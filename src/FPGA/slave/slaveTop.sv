==> flow/design.v <==
`timescale 1ns / 1ps
module FIFO #(
	parameter WIDTH = 8,
	parameter DEPTH = 8
	)(
	input clk,
	input rst_n,
	input [WIDTH - 1:0] writeData,
	input writeEn,
	output [WIDTH - 1:0] readData,
	input readEn,
	output full,
	output empty
	);
	logic [WIDTH - 1:0] readDataReg;
	assign readData = readDataReg;
	logic [$clog2(DEPTH):0] readPtr, writePtr;
	logic [WIDTH - 1:0] mem [DEPTH - 1:0];
	assign full = (writePtr[$clog2(DEPTH) - 1:0] == readPtr[$clog2(DEPTH) - 1:0]) && (writePtr[$clog2(DEPTH)] != readPtr[$clog2(DEPTH)]);
	assign empty = writePtr == readPtr;
	always @(posedge clk) begin
		if (~rst_n) begin
			readPtr <= 0;
			writePtr <= 0;
			readDataReg <= 0;
		end else begin
		if (writeEn) begin  
			writePtr <= writePtr + 1;
			mem[writePtr[$clog2(DEPTH) - 1:0]] <= writeData;
		end
		if (readEn) begin
			readPtr <= readPtr + 1;
			readDataReg <= mem[readPtr[$clog2(DEPTH) - 1:0]];
		end
		end
	end
endmodule
`timescale 1ns / 1ps
module safeReset(
    input wire clk,
    input wire asyncR,
    output wire safeR
    );
    logic q1, q2;
    always @(posedge clk or negedge asyncR) begin
    	if (~asyncR) begin
    		q1 <= 1'b0;
 			q2 <= 1'b0;
 		end else begin
 			q1 <= 1'b1;
 			q2 <= q1; 
 		end
    end
    assign safeR = q2;
endmodule
`timescale 1ns / 1ps
module sevSeg(
    input clk,
    input [7:0] num,
    output [6:0] seg,
    output dp,
    output [3:0] an
    );
    reg digit;
    reg [3:0] bcd;
    reg [15:0] refreshDelay;
    assign an = ~(4'b0001 << digit);
    assign seg = (bcd == 4'd0) ? 7'b1000000 :
                 (bcd == 4'd1) ? 7'b1111001 :
                 (bcd == 4'd2) ? 7'b0100100 :
                 (bcd == 4'd3) ? 7'b0000110 :
                 (bcd == 4'd4) ? 7'b0011001 :
                 (bcd == 4'd5) ? 7'b0010010 :
                 (bcd == 4'd6) ? 7'b0000010 :
                 (bcd == 4'd7) ? 7'b1111000 :
                 (bcd == 4'd8) ? 7'b0000000 :
                 (bcd == 4'd9) ? 7'b0010000 :
                 (bcd == 4'd10) ? 7'b0001000 :
                 (bcd == 4'd11) ? 7'b0000011 :
                 (bcd == 4'd12) ? 7'b1000110 :
                 (bcd == 4'd13) ? 7'b0100001 :
                 (bcd == 4'd14) ? 7'b0000110 :
                 (bcd == 4'd15) ? 7'b0001110 : 7'b0000000;
    assign dp = 1'b1;
    always @(posedge clk) begin
        refreshDelay <= refreshDelay + 1;
        if (refreshDelay == 0) begin
            digit <= ~digit;
        end
        bcd <= digit ? num[7:4] : num[3:0];
    end
endmodule
`timescale 1ns / 1ps
module slaveTop(
    input clk,
	input rst,
	input [1:0] sw,
	output [1:0] led,
    input CS_n,
    input SCLK,
    input MOSI,
    output MISO,
    output [6:0] seg,
    output dp,
    output [3:0] an
    );
	logic rst_n;
	safeReset synchReset (
		.clk(clk),
		.asyncR(~rst),
		.safeR(rst_n)
	);
	logic sCS_n, sSCLK, sMOSI, sSw0, sSw1;
	sync syncCS (
		.clk(clk),
		.in(CS_n),
		.out(sCS_n)
	);
	sync syncSCLK (
		.clk(clk),
		.in(SCLK),
		.out(sSCLK)
	);
	sync syncMOSI (
		.clk(clk),
		.in(MOSI),
		.out(sMOSI)
	);
	sync syncSw0 (
		.clk(clk),
		.in(sw[0]),
		.out(sSw0)
	);
	sync syncSw1 (
		.clk(clk),
		.in(sw[1]),
		.out(sSw1)
	);
	logic fullHist;  
	logic full, send, RXFIFOempty, RXFIFOfull, TXFIFOempty, TXFIFOfull;
	logic readRXFIFO;
	logic readRXFIFOReg;
	logic [7:0] noFIFOdata, FIFOdata, dataIn;
	logic [7:0] returnData;
	logic fifoMISO, noFIFOMISO;
	assign MISO = sSw0 ? fifoMISO : noFIFOMISO;
	assign readRXFIFO = readRXFIFOReg & ~RXFIFOempty;
	SPInoFIFO #(.WIDTH(8)) spi (
		.clk(clk),
		.rst_n(rst_n),
		.CS_n(sCS_n),
		.SCLK(sSCLK),
		.MOSI(sMOSI),
		.MISO(noFIFOMISO),
		.data(noFIFOdata),
		.full(full),
		.dataIn(returnData),
		.writeEn(send)
	);
	SPIwithFIFO #(.WIDTH(8)) fifoSPI (  
		.clk(clk),
		.rst_n(rst_n),
		.CS_n(sCS_n),
		.SCLK(sSCLK),
		.MOSI(sMOSI),
		.MISO(fifoMISO),
		.RXdata(FIFOdata),
		.readEn(readRXFIFO),
		.RXFIFOempty(RXFIFOempty),
		.RXFIFOfull(RXFIFOfull),
		.TXFIFOempty(TXFIFOempty),
		.TXFIFOfull(TXFIFOfull),
		.TXdata(returnData),
		.writeEn(send)
	);
	assign dataIn = sSw0 ? FIFOdata : noFIFOdata;
	assign returnData = dataIn;  
	assign led[0] = sSw0 ? RXFIFOempty : 1'b0; 
	assign led[1] = sSw0 ? TXFIFOempty : 1'b0;
	always @(posedge clk) begin
		if (~sSw0) begin  
		fullHist <= full;
		if ({fullHist, full} == 2'b01) begin  
			send <= 1'b1;
		end else begin
			send <= 1'b0;
		end
		end else begin  
			if (~RXFIFOempty) begin
				readRXFIFOReg <= 1'b1;  
				send <= 1'b0;
			end else if (~TXFIFOfull && readRXFIFOReg) begin
				readRXFIFOReg <= 1'b0;
				send <= 1'b1;
			end else begin
				send <= 1'b0;
				readRXFIFOReg <= 1'b0;
			end
		end
	end
	sevSeg display (
		.clk(clk),
		.num({1'b0, dataIn}),
		.seg(seg),
		.dp(dp),
		.an(an)
	);
endmodule
`timescale 1ns / 1ps
module sync #(
		parameter WIDTH = 1
	)(
		input clk,
		input [WIDTH - 1:0] in,
		output [WIDTH - 1:0] out
	);
	logic [WIDTH - 1:0] inSync1, inSync2;
	assign out = inSync2;
	always @(posedge clk) begin
		inSync1 <= in;
		inSync2 <= inSync1;
	end
endmodule
`timescale 1ns / 1ps
module SPInoFIFO #(
	parameter WIDTH = 8
	)(
	input clk,
	input rst_n,
    input CS_n,
    input SCLK,
    input MOSI,
    output MISO,
	output [WIDTH - 1:0] data,
	output full,
	input [WIDTH - 1:0] dataIn,
	input writeEn
    );
    logic [WIDTH - 1:0] shiftIn;
    logic [WIDTH - 1:0] shiftOut;
    assign MISO = shiftOut[WIDTH - 1];
	assign data = shiftIn;
    logic [$clog2(WIDTH) - 1:0] bitCount;  
    logic prevSCLK;
    assign full = bitCount == 0;
    always @ (posedge clk) begin
		if (~rst_n) begin
			shiftIn <= {WIDTH{1'b0}};
			shiftOut <= {WIDTH{1'b0}};
			bitCount <= 0;
			prevSCLK <= 0;
		end else begin
		if (writeEn) begin
			shiftOut <= dataIn;
		end
    	if (CS_n) begin  
    		prevSCLK <= 0;
    		bitCount <= 0;
    	end else begin
    		prevSCLK <= SCLK;
    		if ({prevSCLK, SCLK} == 2'b01) begin  
    			shiftIn <= {shiftIn[WIDTH - 2:0], MOSI};
    			bitCount <= bitCount + 1'd1;
    		end else if ({prevSCLK, SCLK} == 2'b10) begin  
    			shiftOut <= {shiftOut[WIDTH - 2:0], 1'b0};
    		end
    	end
		end
    end
endmodule
`timescale 1ns / 1ps
module SPIwithFIFO #(
	parameter WIDTH = 8,
	parameter TxFIFODepth = 8,
	parameter RxFIFODepth = 8
	)(
	input clk,
	input rst_n,
    input CS_n,
    input SCLK,
    input MOSI,
    output MISO,
	output [WIDTH - 1:0] RXdata,
	input readEn,
	output RXFIFOempty,
	output RXFIFOfull,
	output TXFIFOempty,
	output TXFIFOfull,
	input [WIDTH - 1:0] TXdata,
	input writeEn
    );
	logic CS_nHist;  
	logic CS_nFallingEdge;
	assign CS_nFallingEdge = {CS_nHist, CS_n} == 2'b10;
    logic [WIDTH - 1:0] shiftIn;
    logic [WIDTH - 1:0] shiftOut;
    assign MISO = shiftOut[WIDTH - 1];
    logic [$clog2(WIDTH):0] rxBitCount;  
	logic [$clog2(WIDTH):0] txBitCount;
    logic prevSCLK;
	logic shiftInFull;  
    assign shiftInFull = rxBitCount == WIDTH;
	logic shiftOutEmpty;  
	assign shiftOutEmpty = txBitCount == 0;
	logic writeRXFIFO;
	FIFO #(.WIDTH(WIDTH), .DEPTH(RxFIFODepth)) RXFIFO (
		.clk(clk),
		.rst_n(rst_n),
		.writeData(shiftIn),
		.writeEn(writeRXFIFO),
		.readData(RXdata),
		.readEn(readEn),
		.full(RXFIFOfull),
		.empty(RXFIFOempty)
	);
	localparam IDLE = 2'b00;
	localparam WAIT_FOR_DATA = 2'b01;
	localparam LOAD_DATA = 2'b10;
	logic readTXFIFO;
	logic [WIDTH - 1:0] TXFIFOdata;
	logic [1:0] TXFIFOReadState;
	FIFO #(.WIDTH(WIDTH), .DEPTH(TxFIFODepth)) TXFIFO (
		.clk(clk),
		.rst_n(rst_n),
		.writeData(TXdata),
		.writeEn(writeEn),
		.readData(TXFIFOdata),
		.readEn(readTXFIFO),
		.full(TXFIFOfull),
		.empty(TXFIFOempty)
	);
    always @ (posedge clk) begin
		CS_nHist <= CS_n;
		if (~rst_n) begin
			shiftIn <= 0;
			shiftOut <= 0;
			rxBitCount <= 0;
			txBitCount <= WIDTH;
			prevSCLK <= 0;
			writeRXFIFO <= 1'b0;
			readTXFIFO <= 1'b0;
			TXFIFOReadState <= IDLE;
		end else begin
		case (TXFIFOReadState)
			IDLE: begin
				if (shiftOutEmpty && ~TXFIFOempty && ~CS_nFallingEdge) begin  
					readTXFIFO <= 1'b1;
					txBitCount <= WIDTH;
					TXFIFOReadState <= WAIT_FOR_DATA;
				end else readTXFIFO <= 1'b0;
			end
			WAIT_FOR_DATA: begin
				TXFIFOReadState <= LOAD_DATA;
				readTXFIFO <= 1'b0;
			end
			LOAD_DATA: begin
				shiftOut <= TXFIFOdata;
				TXFIFOReadState <= IDLE;
			end
			default: TXFIFOReadState <= IDLE;
		endcase
		if (shiftInFull && ~RXFIFOfull && ~CS_nFallingEdge) begin
			writeRXFIFO <= 1'b1;
			rxBitCount <= 0;
		end else begin
			writeRXFIFO <= 1'b0;
		end
    	if (CS_nFallingEdge) begin  
    		prevSCLK <= 0;
    		rxBitCount <= 0;
			txBitCount <= WIDTH;
		end else begin
    		prevSCLK <= SCLK;
    		if ({prevSCLK, SCLK} == 2'b01) begin  
    			shiftIn <= {shiftIn[WIDTH - 2:0], MOSI};
    			rxBitCount <= rxBitCount + 1'd1;
    		end else if ({prevSCLK, SCLK} == 2'b10) begin  
    			shiftOut <= {shiftOut[WIDTH - 2:0], 1'b0};
				txBitCount <= txBitCount - 1'd1;
    		end
    	end
		end
    end
endmodule
From RTL to reports: slaveTop
Tool output for the design above, in the order of the flow. Line numbers count from 1 in the design file above. Operators carry their Yosys type and port widths (W data, S select, Z words). Cell names lack the library's common part. The mark - stands for no value.

Top module: slaveTop. Clock port: clk. Cell library: sky130hd. Corner: tt_025C_1v80.

Word level
Yosys after proc, flatten, opt, wreduce and memory -nomap, before mapping. Memory bits, and registers merged into a memory's read port (data or address), are not among the register bits. Print and check cells are not counted. Memory sizes are those after Yosys's memory passes, which may raise the word count (mostly to a power of two), join words into wider ones and drop unused or constant bits.

Flip-flop bits (word level): 100. The figure for RAM bits is 128. Under word width x clocked read ports stands 16. The entry for memories reads 2. The figure for input bits is 7. Under elaborated cells stands 162.

Memories: fifoSPI.RXFIFO.mem (words 8, width 8, read ports 1, wr ports 1, RTL line 18) `logic [WIDTH - 1:0] mem [DEPTH - 1:0];`; fifoSPI.TXFIFO.mem (words 8, width 8, read ports 1, wr ports 1, RTL line 18).

Under $add $sub $neg stands 8. The figure for equality and inequality tests is 31. For shifts and indexed selects the number is 1. The entry for muxes and demuxes reads 57. The figure for bitwise logic cells is 10. Reduce/logical cells: 20.

Operators by type and width (count): $mux W7 (15); $mux W8 (13); $eq A4 B4 Y1 const B (9); $mux W4 (8); $add A4 B1 Y4 const B (5); $add A16 B1 Y16 const B (1); $logic_not A16 Y1 (1); $eq A4 B3 Y1 const B (4); $mux W1 (14); $mux W3 (4); $not A1 Y1 (8); $eq A2 B1 Y1 const B (4); $eq A2 B2 Y1 const B (4); $eq A4 B2 Y1 const B (2); $eq A4 B4 Y1 (2); $logic_not A4 Y1 (2); $logic_and A1 B1 Y1 (7); $eq A3 B3 Y1 (2); $shl A1 B1 Y4 const A (1); $reduce_and A2 Y1 (2); $reduce_bool A2 Y1 (2); $reduce_or A2 Y1 (2); $sub A4 B1 Y4 const B (1); $eq A4 B1 Y1 const B (1); $not A4 Y4 (1); $pmux W2 S2 (1); $add A3 B1 Y3 const B (1); $logic_not A3 Y1 (1).

Other operator kinds: 7; their cells: 9.

Longest topological paths
Longest topological path by Yosys (ltp), each cell counted once; first at word level (registers and memories cut), then after technology mapping (sequential cells cut; the memories' decode and read muxes count).

For depth after elaboration the number is 17. ABC_AREA: 0. For mapped depth the number is 6.

After synthesis
Yosys stat after the flow's synthesis: flattened, memories mapped to cells. It holds for the ABC_AREA given above (unset counts as 0); a run with the other value may have another netlist. Totals and module areas in this step are rounded.

Cells by type: edfxtp_1 (count 131, area in all 3.93E+03 um^2); dfxtp_1 (count 112, area in all 2242.15 um^2); mux4_2 (count 32, area in all 720.691 um^2); mux2i_1 (count 36, area in all 360.346 um^2); nand2_1 (count 55, area in all 206.448 um^2); nor2_1 (count 43, area in all 161.405 um^2); xnor2_1 (count 18, area in all 157.651 um^2); xor2_1 (count 18, area in all 157.651 um^2); ha_1 (count 11, area in all 137.632 um^2); nor2b_1 (count 18, area in all 112.608 um^2); a21oi_1 (count 22, area in all 110.106 um^2); nor3_1 (count 20, area in all 100.096 um^2); nand2b_1 (count 15, area in all 93.84 um^2); and2_1 (count 14, area in all 87.584 um^2); inv_1 (count 23, area in all 86.333 um^2); clkbuf_1 (count 21, area in all 78.826 um^2); nand3_1 (count 14, area in all 70.067 um^2); o211a_1 (count 7, area in all 70.067 um^2).

Other cell types: 36; their cells: 128.

Cell count: 738. The entry for mapped area reads 9830 um^2. The figure for sequential part of the area is 6230 um^2. The figure for mapped flip-flops is 245. Buffers: 43.

By module: a second synthesis without flattening, with its own total; a netlist apart from the flattened one above.

For cells (unflattened synthesis) the number is 792. Area total of the unflattened synthesis: 10200 um^2.

Rows give one instance, submodules left out.

Modules: FIFO (instances 2, cells 203, area 3180 um^2, seq. area 2240 um^2); SPIwithFIFO (WIDTH=8) (instances 1, cells 148, area 1370 um^2, seq. area 621 um^2); sevSeg (instances 1, cells 113, area 1100 um^2, seq. area 430 um^2); SPInoFIFO (WIDTH=8) (instances 1, cells 92, area 888 um^2, seq. area 400 um^2); slaveTop (instances 1, cells 22, area 267 um^2, seq. area 80.1 um^2); sync (instances 4, cells 2, area 40.0 um^2, seq. area 40.0 um^2); safeReset (instances 1, cells 3, area 53.8 um^2, seq. area 50.0 um^2).

Timing after synthesis
OpenSTA on the mapped netlist: ideal clock, no wires. The path of least setup slack (recovery checks aside). Input and output delay are each 20% of the period. Register names are those of the netlist, which keeps one name where synthesis merged equal registers.

Kind: reg-to-reg. Start point: register send. End point: memory fifoSPI.TXFIFO.mem[1][0]. The figure for clock period is 3.2 ns. The entry for setup time reads 0.383 ns. Under launch time at the first pin stands 0.000 ns. Arrival time: 1.541 ns. Under data required time stands 2.817 ns. The figure for path slack is 1.275 ns. For delay of the path the number is 1.924 ns. The entry for stages on the path reads 5. For buffers on the path the number is 2. The entry for synthesis period reached reads 1.925 ns.

"delay of the path" is the arrival time less input delay plus setup time. "stages on the path" counts driving pins, that of a launching flip-flop among them; a cell with two outputs on the path counts twice. "synthesis period reached" is the clock period less the worst setup slack; recovery checks do not enter. This is arithmetic on one report: input and output delays are still those of the set period (20% each). Between the ends stands the longest chain of elaborated cells between them, by number of cells; it is not shown to be the way that was timed. Of several equally long chains one is given. A line is the first line of the expression or statement that the cell stems from. Yosys adds cells for indexed reads and writes and turns some case tables into memories. A register here has more assigning lines than the two given. The path ends at the enable pin of a flip-flop; only ways to that pin are counted.

Path through: dfxtp_1 -> clkbuf_1 -> buf_2 -> nand2_1 -> nor3_1. Under cells in the longest elaborated chain stands 2.

RTL lines, path after synthesis: start: declaration (RTL line 140) `logic full, send, RXFIFOempty, RXFIFOfull, TXFIFOempty, TXFIFOfull;`; start: assignment (RTL line 184) `send <= 1'b1;`; start: assignment (RTL line 186) `send <= 1'b0;`; $mux W3 (RTL line 27) `if (writeEn) begin`; $mux W3 (RTL line 22) `if (~rst_n) begin`; end: declaration (RTL line 18) `logic [WIDTH - 1:0] mem [DEPTH - 1:0];`.

Timing after layout
From the final timing report of record 1: the path of least setup slack in the routed layout; clock arrival at registers is part of the times.

Kind: reg-to-output. Start point: register fifoSPI.RXFIFO.writePtr[1]. End point: output port led[0]. The figure for clock period is 2.08 ns. The entry for external output delay reads 0.42 ns. Under launch time at the first pin stands 0.50 ns. Arrival time: 1.65 ns. Under data required time stands 1.66 ns. The figure for path slack is 0.01 ns. The entry for stages on the path reads 6. For buffers on the path the number is 1.

Between the ends stands the longest chain of elaborated cells between them, by number of cells; it is not shown to be the way that was timed. Of several equally long chains one is given.

Path through: dfxtp_2 -> xor2_2 -> nor4_2 -> inv_1 -> nor2_2 -> buf_2. Under cells in the longest elaborated chain stands 2.

RTL lines, path post-layout: start: declaration (RTL line 17) `logic [$clog2(DEPTH):0] readPtr, writePtr;`; start: assignment (RTL line 24) `writePtr <= 0;`; start: assignment (RTL line 28) `writePtr <= writePtr + 1;`; $eq A4 B4 Y1 (RTL line 20) `assign empty = writePtr == readPtr;`; $mux W1 (RTL line 178) `assign led[0] = sSw0 ? RXFIFOempty : 1'b0;`; end: declaration (RTL line 98) `output [1:0] led,`.

Add stored flow runs of slaveTop

Design slaveTop on sky130hd. What follows are 2 stored runs of the flow, each under its own settings; their order means nothing. The constraints put input and output delay at 20% of the set period each and load the outputs with 0.01 pF. "achieved period" is the run's clock period less its worst setup slack. It is reckoned from that one timing run; input and output delays stay at 20% of the period that was set. "time of the worst setup path" = time allowed to the worst setup path (clock period - input delay - output delay, where it has them) - its slack; a late launch clock adds to it, a late capture clock takes from it. Values from the reports are rounded here.

Record 1 has these settings: period_ns 2.08; CORE_UTILIZATION 58; CAP_MARGIN 20; CORE_MARGIN 2; SLEW_MARGIN 20. The standard-cell area after routing reads 11,300 um^2. The setup total negative slack comes to 0.000 ns. The time of the worst setup path reads 1.65 ns. Worst path kind: reg-to-output. The achieved period is 2.070 ns. The area of the die reads 18,000 um^2. For the worst setup slack after layout the run shows 0.010 ns. The chip area after synthesis (Yosys) stands at 9,830 um^2.

Record 2 has these settings: period_ns 1.76; CORE_UTILIZATION 29; SETUP_SLACK_MARGIN 0.11; HOLD_SLACK_MARGIN 0.01; CELL_PAD_IN_SITES_DETAIL_PLACEMENT 1; GPL_TIMING_DRIVEN 1; GPL_ROUTABILITY_DRIVEN 1; CTS_CLUSTER_DIAMETER 340; MAX_ROUTING_LAYER met5; CAP_MARGIN 20; CORE_MARGIN 2; SLEW_MARGIN 20. The standard-cell area after routing reads 12,200 um^2. The setup total negative slack comes to -1.77 ns. The time of the worst setup path reads 1.74 ns. Worst path kind: reg-to-output. The achieved period is 2.090 ns. The area of the die reads 35,400 um^2. For the worst setup slack after layout the run shows -0.330 ns. The chip area after synthesis (Yosys) stands at 9,830 um^2.
