==> flow/design.v <==
`timescale 1ns / 1ps
module FIFO #(
	parameter WIDTH = 8,
	parameter DEPTH = 8
	)(
	input clk,
	input rst_n,
	input [WIDTH - 1:0] writeData,
	input writeEn,
	output [WIDTH - 1:0] readData,
	input readEn,
	output full,
	output empty
	);
	logic [WIDTH - 1:0] readDataReg;
	assign readData = readDataReg;
	logic [$clog2(DEPTH):0] readPtr, writePtr;
	logic [WIDTH - 1:0] mem [DEPTH - 1:0];
	assign full = (writePtr[$clog2(DEPTH) - 1:0] == readPtr[$clog2(DEPTH) - 1:0]) && (writePtr[$clog2(DEPTH)] != readPtr[$clog2(DEPTH)]);
	assign empty = writePtr == readPtr;
	always @(posedge clk) begin
		if (~rst_n) begin
			readPtr <= 0;
			writePtr <= 0;
			readDataReg <= 0;
		end else begin
		if (writeEn) begin  
			writePtr <= writePtr + 1;
			mem[writePtr[$clog2(DEPTH) - 1:0]] <= writeData;
		end
		if (readEn) begin
			readPtr <= readPtr + 1;
			readDataReg <= mem[readPtr[$clog2(DEPTH) - 1:0]];
		end
		end
	end
endmodule
`timescale 1ns / 1ps
module masterTop(
    input clk,
	input rst,
	output [1:0] led,
    output CS_n,
    output SCLK,
    output MOSI,
    input MISO,
	input [15:0] sw
    );
	logic rst_n;
	safeReset synchReset (
		.clk(clk),
		.asyncR(~rst),
		.safeR(rst_n)
	);
	logic sMISO;
	logic [15:0] swSync;
	sync syncMISO (
		.clk(clk),
		.in(MISO),
		.out(sMISO)
	);
	sync #(.WIDTH(16)) syncSW (
		.clk(clk),
		.in(sw),
		.out(swSync)
	);
	logic RXFIFOempty, RXFIFOfull, TXFIFOempty, TXFIFOfull;
	logic startTransaction;
	logic doneTransaction;
	logic writeTXFIFOReg;
	logic readRXFIFO, writeTXFIFO;
	logic [7:0] dataIn;
	logic [7:0] dataOut;
	assign writeTXFIFO = writeTXFIFOReg && ~TXFIFOfull;
	SPIMaster #(.WIDTH(8)) SPI (
		.clk(clk),
		.rst_n(rst_n),
		.CS_n(CS_n),
		.SCK(SCLK),
		.MOSI(MOSI),
		.MISO(sMISO),
		.RXdata(dataIn),
		.readEn(readRXFIFO),
		.RXFIFOempty(RXFIFOempty),
		.RXFIFOfull(RXFIFOfull),
		.TXFIFOempty(TXFIFOempty),
		.TXFIFOfull(TXFIFOfull),
		.TXdata(dataOut),
		.writeEn(writeTXFIFO),
		.startTransaction(startTransaction),
		.doneTransaction(doneTransaction),
		.prescale1(swSync[7:0]),
		.prescale2(swSync[15:8])
	);
	logic dataGood;
	logic [7:0] RXDataCheck;
	logic [1:0] RXDataCheckState;
	logic [16:0] dataSendTimer;  
	logic sendState;
	localparam IDLE = 1'b0;
	localparam SEND = 1'b1;
	localparam RXIDLE = 2'b00;
	localparam RXLOAD = 2'b01;
	localparam RXCHECK = 2'b10;
	assign led[0] = dataGood; 
	assign led[1] = 1'b0;  
	always @(posedge clk) begin
		if (~rst_n) begin
			dataGood <= 1'b1;
			dataOut <= 8'h00;
			writeTXFIFOReg <= 1'b0;
			readRXFIFO <= 1'b0;
			startTransaction <= 1'b0;
			dataSendTimer <= 0;
			sendState <= SEND;  
			RXDataCheck <= 8'd0;
			RXDataCheckState <= RXIDLE;
		end else begin
		if (~TXFIFOfull) begin  
			writeTXFIFOReg <= 1'b1;  
		end else begin 
			writeTXFIFOReg <= 1'b0;
		end
		if (writeTXFIFO) begin  
			dataOut <= dataOut + 1;  
		end
		case (sendState)  
			IDLE: begin
					if (~TXFIFOempty) begin
					startTransaction <= 1'b1;
					sendState <= SEND;
				end
			end
			SEND: begin
				startTransaction <= 1'b0;
				if (doneTransaction) begin
					dataSendTimer <= dataSendTimer + 1;
				end
				if (dataSendTimer == 17'h1FFFF) begin
					dataSendTimer <= 0;
					sendState <= IDLE;
				end
			end
			default: sendState <= IDLE;
		endcase
		case (RXDataCheckState)
			RXIDLE: begin
				if (~RXFIFOempty) begin  
					readRXFIFO <= 1'b1;
					RXDataCheckState <= RXLOAD;
				end
			end 
			RXLOAD: begin
				readRXFIFO <= 0;
				RXDataCheckState <= RXCHECK;
			end
			RXCHECK: begin
				if (dataIn != RXDataCheck) begin
					dataGood <= 1'b0;
				end else begin
					dataGood <= dataGood;
				end
				RXDataCheck <= RXDataCheck + 1;
				RXDataCheckState <= RXIDLE;
			end
			default: RXDataCheckState <= RXIDLE;
		endcase
		end
	end
endmodule
`timescale 1ns / 1ps
module safeReset(
    input wire clk,
    input wire asyncR,
    output wire safeR
    );
    logic q1, q2;
    always @(posedge clk or negedge asyncR) begin
    	if (~asyncR) begin
    		q1 <= 1'b0;
 			q2 <= 1'b0;
 		end else begin
 			q1 <= 1'b1;
 			q2 <= q1; 
 		end
    end
    assign safeR = q2;
endmodule
`timescale 1ns / 1ps
module sync #(
		parameter WIDTH = 1
	)(
		input clk,
		input [WIDTH - 1:0] in,
		output [WIDTH - 1:0] out
	);
	logic [WIDTH - 1:0] inSync1, inSync2;
	assign out = inSync2;
	always @(posedge clk) begin
		inSync1 <= in;
		inSync2 <= inSync1;
	end
endmodule
`timescale 1ns / 1ps
module clkPrescale (
		input clk,
		input rst_n,
		input prescaleEn,
		input [7:0] prescale1,
		input [7:0] prescale2,
		output SCKTick
	);
	logic [7:0] count1, count2;
	logic SCKTickReg;
	assign SCKTick = SCKTickReg;
	always @(posedge clk) begin
		if (~rst_n) begin
			count1 <= 0;
			count2 <= 0;
			SCKTickReg <= 0;
		end else begin
		if (~prescaleEn) begin
			count1 <= 0;
			count2 <= 0;
			SCKTickReg <= 0;
		end else begin
			if (count1 == prescale1) begin  
				count1 <= 0;
				if (count2 == prescale2) begin
					count2 <= 0;
					SCKTickReg <= 1;
				end else begin
					SCKTickReg <= 0;
					count2 <= count2 + 1;
				end
			end else begin
				SCKTickReg <= 0;
				count1 <= count1 + 1;
			end
		end
		end
	end
endmodule
`timescale 1ns / 1ps
module SPIMaster #(
	parameter WIDTH = 8,
	parameter TxFIFODepth = 8,
	parameter RxFIFODepth = 8
	)(
	input clk,
	input rst_n,
    output CS_n,
    output SCK,
    output MOSI,
    input MISO,
	output [WIDTH - 1:0] RXdata,
	input readEn,
	output RXFIFOempty,
	output RXFIFOfull,
	output TXFIFOempty,
	output TXFIFOfull,
	input [WIDTH - 1:0] TXdata,
	input writeEn,
	input startTransaction,
	output doneTransaction,
	input [7:0] prescale1,
	input [7:0] prescale2
	);
	logic [WIDTH - 1:0] shiftIn;
	logic [WIDTH - 1:0] shiftOut;
	logic chipSelect;
	logic SCKReg;
	assign MOSI = shiftOut[WIDTH - 1];
	assign CS_n = chipSelect;
	assign SCK = SCKReg;
	logic [$clog2(WIDTH):0] bitCount;  
	localparam IDLE = 3'b000;
	localparam START = 3'b001;
	localparam LOAD_FIFO_DATA = 3'b010;
	localparam SEND_DATA = 3'b011;
	localparam END_TRANSACTION = 3'b100;
	logic [2:0] transactionState;
	logic transactionDone;
	assign transactionDone = bitCount == WIDTH;
	logic doneTransactionReg;
	assign doneTransaction = doneTransactionReg;
	logic writeRXFIFO;
	FIFO #(.WIDTH(WIDTH), .DEPTH(RxFIFODepth)) RXFIFO (
		.clk(clk),
		.rst_n(rst_n),
		.writeData(shiftIn),
		.writeEn(writeRXFIFO),
		.readData(RXdata),
		.readEn(readEn),
		.full(RXFIFOfull),
		.empty(RXFIFOempty)
	);
	logic readTXFIFO;
	logic [WIDTH - 1:0] TXFIFOdata;
	FIFO #(.WIDTH(WIDTH), .DEPTH(TxFIFODepth)) TXFIFO (
		.clk(clk),
		.rst_n(rst_n),
		.writeData(TXdata),
		.writeEn(writeEn),
		.readData(TXFIFOdata),
		.readEn(readTXFIFO),
		.full(TXFIFOfull),
		.empty(TXFIFOempty)
	);
	logic SCKTick;
	logic enSCK;
	clkPrescale prescaler (
		.clk(clk),
		.rst_n(rst_n),
		.prescaleEn(enSCK),
		.prescale1(prescale1),
		.prescale2(prescale2),
		.SCKTick(SCKTick)
	);
    always @ (posedge clk) begin
		if (~rst_n) begin
			shiftIn <= 0;
			shiftOut <= 0;
			chipSelect <= 1'b1;
			SCKReg <= 1'b0;
			enSCK <= 1'b0;
			bitCount <= 0;
			writeRXFIFO <= 1'b0;
			readTXFIFO <= 1'b0;
			transactionState <= IDLE;
			doneTransactionReg <= 1;
		end else begin
		case (transactionState)
			IDLE: begin
				if (startTransaction) begin
					readTXFIFO <= 1'b1;
					transactionState <= START;
					chipSelect <= 1'b0;
					doneTransactionReg <= 0;
				end
			end
			START: begin
				transactionState <= LOAD_FIFO_DATA;
				readTXFIFO <= 1'b0;
			end
			LOAD_FIFO_DATA: begin
				shiftOut <= TXFIFOdata;
				transactionState <= SEND_DATA;
				enSCK <= 1'b1;
			end
			SEND_DATA: begin
				if (~transactionDone) begin
					if (SCKTick) begin
						SCKReg <= ~SCKReg;
						if (SCKReg) begin  
							shiftOut <= {shiftOut[WIDTH - 2:0], 1'b0};
						end else begin  
							shiftIn <= {shiftIn[WIDTH - 2:0], MISO};
							bitCount <= bitCount + 1'd1;
						end
					end
				end else begin  
					writeRXFIFO <= 1'b1;
					transactionState <= END_TRANSACTION;
				end
			end
			END_TRANSACTION: begin
				writeRXFIFO <= 1'b0;
				if (SCKTick) begin  
					chipSelect <= 1'b1;
					enSCK <= 1'b0;
					SCKReg <= 1'b0;  
					shiftOut <= 0;
					bitCount <= 0;
					doneTransactionReg <= 1;
					transactionState <= IDLE;
				end
			end
			default: transactionState <= IDLE;
		endcase
		end
    end
endmodule
# Reports on masterTop
# Tool output for the design above, in the order of the flow.
# Lines are those of the file above, counted from 1.
# The mark n/a stands for no value.
[inputs] design="masterTop" clk_port="clk" lib="sky130hd" corner="tt_025C_1v80"

# After elaboration
# Yosys after proc, flatten, opt, wreduce and memory -nomap, before mapping. Memory bits, and registers merged into a memory's read port (data or address), are not among the register bits. Print and check cells are not counted.
# Yosys's memory passes give these memory sizes; they may raise the number of words (mostly to a power of two), join words into wider ones and drop unused or constant bits.
[classes] n_mux=52 add_sub_neg=10 reduce_and_logical=28 n_logic=6 eq_ne=24
[ops] op="8-bit two-way mux" count=9
[ops] op="17-bit two-way mux" count=2
[ops] op="8-bit by 1-bit adder with 8-bit output with constant B" count=4
[ops] op="8-bit case mux with 3-bit select" count=1
[ops] op="3-bit two-way mux" count=7
[ops] op="4-bit by 1-bit adder with 4-bit output with constant B" count=5
[ops] op="17-bit by 1-bit adder with 17-bit output with constant B" count=1
[ops] op="17-bit equality test with constant B" count=1
[ops] op="1-bit two-way mux" count=17
[ops] op="8-bit equality test" count=2
[ops] op="4-bit two-way mux" count=4
[ops] op="1-bit case mux with 2-bit select" count=8
[ops] op="3-bit case mux with 5-bit select" count=1
[ops] op="2-bit != test with constant B" count=7
[ops] op="2-bit AND reduction" count=7
[ops] op="2-bit nonzero test" count=6
[ops] op="5-bit AND reduction" count=2
[ops] op="3-bit AND reduction" count=3
[ops] op="4-bit equality test" count=2
[ops] op="4-bit AND reduction" count=2
[ops] op="8-bit != test" count=1
[ops] op="4-bit case mux with 2-bit select" count=1
[ops] op="1-bit inverter" count=6
[ops] op="3-bit by 2-bit equality test with 1-bit output with constant B" count=2
[ops] op="2-bit by 1-bit != test with 1-bit output with constant B" count=2
[ops] op="4-bit equality test with constant B" count=1
[ops] op="2-bit case mux with 2-bit select" count=1
[ops] op="3-bit by 1-bit equality test with 1-bit output with constant B" count=1
# Not listed: further kinds 12, cells in them 14.
[word_totals] memories=2 regBits=137 inputBits=19 clocked_rd_ports_x_width=16 ram_bits=128
[memory_table] name="SPI.RXFIFO.mem" words=8 word_bits=8 rd=1 write_ports=1 line_no=18 rtl="logic [WIDTH - 1:0] mem [DEPTH - 1:0];"
[memory_table] name="SPI.TXFIFO.mem" words=8 word_bits=8 rd=1 write_ports=1 line_no=18

# Depth
# Yosys ltp: most cells in a row. Word level: on the elaborated netlist, between registers, memories and ports. Mapped: between sequential cells and ports; inverters and the memories' decode and read muxes count.
[logic_depth] depth_word=6 abc_area=0 ltp_mapped=10 depth_no_buf=10

# Synthesis result
# The flow's flattened synthesis, as Yosys stat reports it; memories are mapped. The netlist is that of the ABC_AREA named above (0 if unset); the other value can give another one.
# Totals and module areas in this step are rounded.
[synth_totals] ffs=284 synth_area_um2=11000 stdcells=843
[types] type="sky130_fd_sc_hd__edfxtp_1" count=128 area_total_um2=3.84E+03
[types] type="sky130_fd_sc_hd__dfxtp_1" count=154 area_total_um2=3.08E+03
[types] type="sky130_fd_sc_hd__mux4_2" count=32 area_total_um2=720.691
[types] type="sky130_fd_sc_hd__xnor2_1" count=45 area_total_um2=394.128
[types] type="sky130_fd_sc_hd__xor2_1" count=30 area_total_um2=262.752
[types] type="sky130_fd_sc_hd__mux2i_1" count=25 area_total_um2=250.24
[types] type="sky130_fd_sc_hd__nand2_1" count=65 area_total_um2=243.984
[types] type="sky130_fd_sc_hd__and2_1" count=32 area_total_um2=200.192
[types] type="sky130_fd_sc_hd__a21oi_1" count=39 area_total_um2=195.187
[types] type="sky130_fd_sc_hd__o21ai_0" count=36 area_total_um2=180.173
[types] type="sky130_fd_sc_hd__ha_1" count=13 area_total_um2=162.656
[types] type="sky130_fd_sc_hd__nor2_1" count=35 area_total_um2=131.376
[types] type="sky130_fd_sc_hd__a21boi_0" count=17 area_total_um2=127.622
[types] type="sky130_fd_sc_hd__nand4_1" count=18 area_total_um2=112.608
[types] type="sky130_fd_sc_hd__nand3_1" count=21 area_total_um2=105.101
[types] type="sky130_fd_sc_hd__clkbuf_1" count=25 area_total_um2=93.84
[types] type="sky130_fd_sc_hd__nor2b_1" count=12 area_total_um2=75.072
[types] type="sky130_fd_sc_hd__nor3_1" count=15 area_total_um2=75.072
# Not listed: further types 30, cells in them 101.
# The figures by module come from a second, unflattened synthesis with its own total; it is not the netlist above.
[unflattened] cells_unflattened=900 area_unflattened_um2=11000
# Rows give one instance, submodules left out.
[modules] mod="FIFO" n_inst=2 seq_area_um2=2200 area_um2=3200 n_cells=204
[modules] mod="masterTop" n_inst=1 seq_area_um2=820 area_um2=1900 n_cells=210
[modules] mod="SPIMaster (WIDTH=8)" n_inst=1 seq_area_um2=600 area_um2=1400 n_cells=140
[modules] mod="clkPrescale" n_inst=1 seq_area_um2=340 area_um2=920 n_cells=105
[modules] mod="sync (WIDTH=16)" n_inst=1 seq_area_um2=640 area_um2=640 n_cells=32
[modules] mod="safeReset" n_inst=1 seq_area_um2=50 area_um2=54 n_cells=3
[modules] mod="sync" n_inst=1 seq_area_um2=40 area_um2=40 n_cells=2

# Path before layout
# Source: OpenSTA report_checks on the synthesized netlist (no wires, ideal clock, input and output delay 20% of the period each), path of least setup slack; recovery checks are left aside. Register names are those of the netlist, which keeps one name where synthesis merged equal registers.
[synth_path] path_type="reg2reg" startpoint="register dataSendTimer[7]" endpoint="register dataSendTimer[15]" path_slack_ps=745 setup_ps=116 launch_ps=0 path_stages=11 required_time_ps=3134 delay_ps=2506 path_buffers=0 tclk_ps=3250 t_arrival_ps=2390 period_less_setup_slack_ps=2505
# "delay_ps" is the arrival time less input delay plus setup time.
# "path_stages" counts driving pins, that of a launching flip-flop among them; a cell with two outputs on the path counts twice.
# "period_less_setup_slack_ps" is the clock period less the worst setup slack; recovery checks do not enter. This is arithmetic on one report: input and output delays are still those of the set period (20% each).
# Between the ends stands the longest chain of elaborated cells between them, by number of cells; it is not shown to be the way that was timed. Of several equally long chains one is given.
# A line is the first line of the expression or statement that the cell stems from. Yosys adds cells for indexed reads and writes and turns some case tables into memories.
# A register here has more assigning lines than the two given.
[synth_between] cell_sequence="sky130_fd_sc_hd__dfxtp_1 -> sky130_fd_sc_hd__and4_1 -> sky130_fd_sc_hd__and4_1 -> sky130_fd_sc_hd__nand2_1 -> sky130_fd_sc_hd__nor3_1 -> sky130_fd_sc_hd__ha_1 -> sky130_fd_sc_hd__o21ai_0 -> sky130_fd_sc_hd__nor3_1 -> sky130_fd_sc_hd__nand3_1 -> sky130_fd_sc_hd__xnor2_1 -> sky130_fd_sc_hd__and3_1" elab_chain_len=3
[synth_rtl] element="from (decl)" line_no=98 rtl="logic [16:0] dataSendTimer;"
[synth_rtl] element="from (assign)" line_no=114 rtl="dataSendTimer <= 0;"
[synth_rtl] element="from (assign)" line_no=137 rtl="dataSendTimer <= dataSendTimer + 1;"
[synth_rtl] element="17-bit by 1-bit adder with 17-bit output" line_no=137
[synth_rtl] element="17-bit two-way mux" line_no=136 rtl="if (doneTransaction) begin"
[synth_rtl] element="17-bit two-way mux" line_no=139 rtl="if (dataSendTimer == 17'h1FFFF) begin"
[synth_rtl] element="to (assign)" line_no=137
[synth_rtl] element="to (assign)" line_no=140 rtl="dataSendTimer <= 0;"
[synth_rtl] element="to (decl)" line_no=98

# Path in the finished layout
# From the final timing report of stored run 1: the path of least setup slack in the routed layout; clock arrival at registers is part of the times.
# The report prints the path's times to 10 ps; the period is as set.
[layout_path] path_type="reg2reg" startpoint="register dataSendTimer[10]" endpoint="register dataSendTimer[15]" tclk_ps=1960 path_stages=11 path_buffers=0 t_arrival_ps=2490 required_time_ps=2400 setup_ps=100 path_slack_ps=-90 launch_ps=550
# Between the ends stands the longest chain of elaborated cells between them, by number of cells; it is not shown to be the way that was timed. Of several equally long chains one is given.
# A register here has more assigning lines than the two given.
[layout_between] cell_sequence="sky130_fd_sc_hd__dfxtp_2 -> sky130_fd_sc_hd__and4_1 -> sky130_fd_sc_hd__and4_1 -> sky130_fd_sc_hd__nand2_1 -> sky130_fd_sc_hd__nor3_2 -> sky130_fd_sc_hd__ha_2 -> sky130_fd_sc_hd__o21ai_4 -> sky130_fd_sc_hd__nor3_4 -> sky130_fd_sc_hd__nand3_1 -> sky130_fd_sc_hd__xnor2_1 -> sky130_fd_sc_hd__and3_1" elab_chain_len=3
[layout_rtl] element="from (decl)" line_no=98 rtl="logic [16:0] dataSendTimer;"
[layout_rtl] element="from (assign)" line_no=114 rtl="dataSendTimer <= 0;"
[layout_rtl] element="from (assign)" line_no=137 rtl="dataSendTimer <= dataSendTimer + 1;"
[layout_rtl] element="17-bit by 1-bit adder with 17-bit output" line_no=137
[layout_rtl] element="17-bit two-way mux" line_no=136 rtl="if (doneTransaction) begin"
[layout_rtl] element="17-bit two-way mux" line_no=139 rtl="if (dataSendTimer == 17'h1FFFF) begin"
[layout_rtl] element="to (assign)" line_no=137
[layout_rtl] element="to (assign)" line_no=140 rtl="dataSendTimer <= 0;"
[layout_rtl] element="to (decl)" line_no=98

# Stored flow runs of masterTop (2 of them; Yosys, OpenROAD, sky130hd). They differ in their settings and are not a sequence. Constraints: input delay and output delay 20% of the set period each, output load 0.01 pF.
# "worst_setup_path_time_ps" is the time allowed to the run's worst setup path (the clock period less input and output delay, where it has them) less its slack. Clock arrival times count: a late capture clock shortens it, a late launch clock lengthens it.
# "design_power_mw": no workload was simulated; the value follows from the tool's default switching activity.
# "worst_setup_path_time_ps" is given in steps of 10 ps.
# Measured values are rounded.
run="stored run 1" settings period_ns=1.96 CAP_MARGIN=20 CORE_MARGIN=2 CORE_UTILIZATION=40 SLEW_MARGIN=20
run="stored run 1" results worst_setup_path_time_ps=2050 critical_path_kind="reg2reg" setup_tns_ps=-310 yosys.chip_area_um2=11000 setup_worst_slack_ps=-88 design.die.area_um2=29000 design_power_mw=12 final_cell_area_um2=13000 final_hold_ws_ps=280
run="stored run 2" settings period_ns=1.48 CORE_UTILIZATION=51 PLACE_DENSITY_LB_ADDON=0.21 CORE_MARGIN=4 CELL_PAD_IN_SITES_DETAIL_PLACEMENT=0 TNS_END_PERCENT=35 ABC_AREA=1 GPL_ROUTABILITY_DRIVEN=1 CAP_MARGIN=20 SLEW_MARGIN=20
run="stored run 2" results worst_setup_path_time_ps=2070 critical_path_kind="reg2reg" setup_tns_ps=-9500 yosys.chip_area_um2=12000 setup_worst_slack_ps=-590 design.die.area_um2=25000 design_power_mw=16 final_cell_area_um2=14000 final_hold_ws_ps=190
